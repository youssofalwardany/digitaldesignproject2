==> flow/design.v <==
`timescale 1ns / 1ps
module shift_left_register(
    input clk,
    input load_en,
    input shift_en,
    input [N-1:0] data_in,
    output reg [N-1:0] data_out
);
parameter N = 14;
always @(posedge clk) begin
    if (load_en) begin
        data_out <= data_in;
    end else if (shift_en) begin
        data_out <= {data_out[N-2:0], 1'b0};
    end
end
endmodule
From RTL to reports: shift_left_register
Tool output for the design above, in the order of the flow.
Line numbers count from 1 in the design file above.
Library cell names are shortened.
{"block": "setup", "design": "shift_left_register", "clk_port": "clk", "library": "sky130hd", "pvt_corner": "tt_025C_1v80"}

Word level
Source: Yosys, flattened and elaborated, memories not mapped. Widths are those after wreduce. Registers that Yosys merges into a memory's read port (data or address) are not register bits. Print and check cells do not count. Equal cells are merged and count once.
{"block": "word_totals", "wordCells": 4, "reg_bits": 14, "output_inout_bits": 14, "input_bits": 17}
{"block": "classes", "muxes": 2, "n_reduce_logical": 1}
{"block": "ops", "operator": "two-way mux 14 bit", "count": 2}
{"block": "ops", "operator": "nonzero test 2 bit", "count": 1}

Longest topological paths
Longest topological path by Yosys (ltp), each cell counted once; first at word level (registers and memories cut), then after technology mapping (sequential cells cut; the memories' decode and read muxes count).
{"block": "logic_depth", "ltp_word": 2, "ABC_AREA": 0, "ltp_mapped": 3, "ltp_nobuf": 1}

Synthesis result
The flow's flattened synthesis, as Yosys stat reports it; memories are mapped. The netlist is that of the ABC_AREA named above (0 if unset); the other value can give another one.
{"block": "mapped", "ff_cells": 14, "sequential_area_um2": 420.4, "buffers": 2, "cells": 31, "yosys_area_um2": 641.9}
{"block": "types", "cell": "edfxtp_1", "count": 14, "type_area_um2": 420.403}
{"block": "types", "cell": "mux2_4", "count": 8, "type_area_um2": 120.115}
{"block": "types", "cell": "mux2_2", "count": 5, "type_area_um2": 56.304}
{"block": "types", "cell": "buf_12", "count": 1, "type_area_um2": 20.019}
{"block": "types", "cell": "buf_6", "count": 1, "type_area_um2": 11.261}
{"block": "types", "cell": "and2_2", "count": 1, "type_area_um2": 7.507}
{"block": "types", "cell": "or2_1", "count": 1, "type_area_um2": 6.256}

Worst setup path after synthesis
Path of least setup slack by OpenSTA after synthesis, without wires, with an ideal clock, recovery checks aside; 20% of the period is set as input and as output delay. Where synthesis merged equal registers, the netlist keeps one of their names.
{"block": "synth_timing", "path_kind": "input to register", "startpoint": "in load_en", "endpoint": "reg data_out[0]", "slack_ns": 0.270, "clock_period_ns": 1.55, "setup_time_ns": 0.363, "t_arrival_ns": 0.917, "path_stages": 3, "t_required_ns": 1.187, "path_delay_ns": 0.970, "period_less_setup_slack_ns": 1.28}
"path_delay_ns" is the arrival time less input delay plus setup time.
"path_stages": output pins that drive a net of the path, with the launching flip-flop's if there is one; two outputs of one cell count as two.
"period_less_setup_slack_ns" is the clock period less the worst setup slack; recovery checks do not enter. This is arithmetic on one report: input and output delays are still those of the set period (20% each).
The rows between start and end are the longest chain of elaborated cells between them; the timing report does not say that the signal goes this way. Where chains are equally long, one stands for them.
A line is the first line of the expression or statement that the cell stems from. Yosys adds cells for indexed reads and writes and turns some case tables into memories.
Only ways into the end's enable, where the timed path ends, are counted here.
{"block": "synth_via", "path_cell_list": "buf_6 buf_12 or2_1", "elab_chain_cells": 1}
{"block": "synth_lines", "item": "start: declaration", "line": 4, "rtl": "input load_en,"}
{"block": "synth_lines", "item": "nonzero test 2 bit"}
{"block": "synth_lines", "item": "end: assignment", "line": 12, "rtl": "data_out <= data_in;"}
{"block": "synth_lines", "item": "end: assignment", "line": 14, "rtl": "data_out <= {data_out[N-2:0], 1'b0};"}
{"block": "synth_lines", "item": "end: declaration", "line": 7, "rtl": "output reg [N-1:0] data_out"}

Timing after layout
Path of least setup slack in the final report of stored run 2 (OpenROAD, finished layout, wires in). Where an end is a register, its clock arrival counts in the times.
{"block": "layout_timing", "path_kind": "register to register", "startpoint": "reg data_out[3]", "endpoint": "reg data_out[4]", "path_stages": 3, "t_required_ns": 0.89, "setup_time_ns": 0.24, "slack_ns": -0.20, "t_arrival_ns": 1.10, "clock_period_ns": 0.86}
The rows between start and end are the longest chain of elaborated cells between them; the timing report does not say that the signal goes this way. Where chains are equally long, one stands for them.
{"block": "layout_via", "path_cell_list": "edfxtp_1 buf_4 mux2_4", "elab_chain_cells": 2}
{"block": "layout_lines", "item": "start: declaration", "line": 7, "rtl": "output reg [N-1:0] data_out"}
{"block": "layout_lines", "item": "start: assignment", "line": 12, "rtl": "data_out <= data_in;"}
{"block": "layout_lines", "item": "start: assignment", "line": 14, "rtl": "data_out <= {data_out[N-2:0], 1'b0};"}
{"block": "layout_lines", "item": "two-way mux 14 bit", "line": 13, "rtl": "end else if (shift_en) begin"}
{"block": "layout_lines", "item": "two-way mux 14 bit", "line": 11, "rtl": "if (load_en) begin"}
{"block": "layout_lines", "item": "end: assignment", "line": 12}
{"block": "layout_lines", "item": "end: assignment", "line": 14}
{"block": "layout_lines", "item": "end: declaration", "line": 7}

Wiki page: shift_left_register / flow data

Measured data: module shift_left_register, platform sky130hd, 2 stored runs of the flow under differing settings, order arbitrary. Input and output delays are each 20% of the period that was set; the output load is 0.01 pF.
"period_reached_ns" = clock period - worst setup slack. The figure is calculated, with input and output delays left at 20% of the set period.
"worst_path_time_ns": the worst setup path's part of the clock period (all of it between registers, 20% less for each end at a port) less its slack. A launch clock that arrives late makes it longer, a capture clock that arrives late makes it shorter.
By "power.total_mw" is meant OpenSTA's value without simulated activity: inputs other than the clock are taken to toggle once in ten clock periods, and the tool carries that through the logic.

{"run": "stored run 1", "settings": { "period_ns": 1.32, "CORE_UTILIZATION": 51, "SETUP_SLACK_MARGIN": 0.3, "PLACE_DENSITY_LB_ADDON": 0.22, "CORE_MARGIN": 9, "CELL_PAD_IN_SITES_DETAIL_PLACEMENT": 2, "GPL_TIMING_DRIVEN": 1, "CAP_MARGIN": 40, "SLEW_MARGIN": 20, "MIN_ROUTING_LAYER": "met1" }, "outcome": "no final report: placement broke off with DPL-0033"}
{"run": "stored run 2", "settings": { "period_ns": 0.86, "CORE_UTILIZATION": 36, "CORE_MARGIN": 7, "CELL_PAD_IN_SITES_GLOBAL_PLACEMENT": 2, "TNS_END_PERCENT": 60, "CTS_CLUSTER_DIAMETER": 383, "MAX_ROUTING_LAYER": "met5", "CAP_MARGIN": 20, "SLEW_MARGIN": 20 }, "results": { "synthArea_um2": 641.9, "total_die_area_um2": 3161.2, "final_cell_area_um2": 999.7, "post_route_util_frac": 0.585, "final_setup_ws_ns": -0.204, "total_negative_slack_ns": -3.285, "ws_hold_ns": 0.373, "power.total_mw": 1.622, "period_reached_ns": 1.064, "worst_path_time_ns": 1.06, "worst_setup_path_type": "register to register" }}
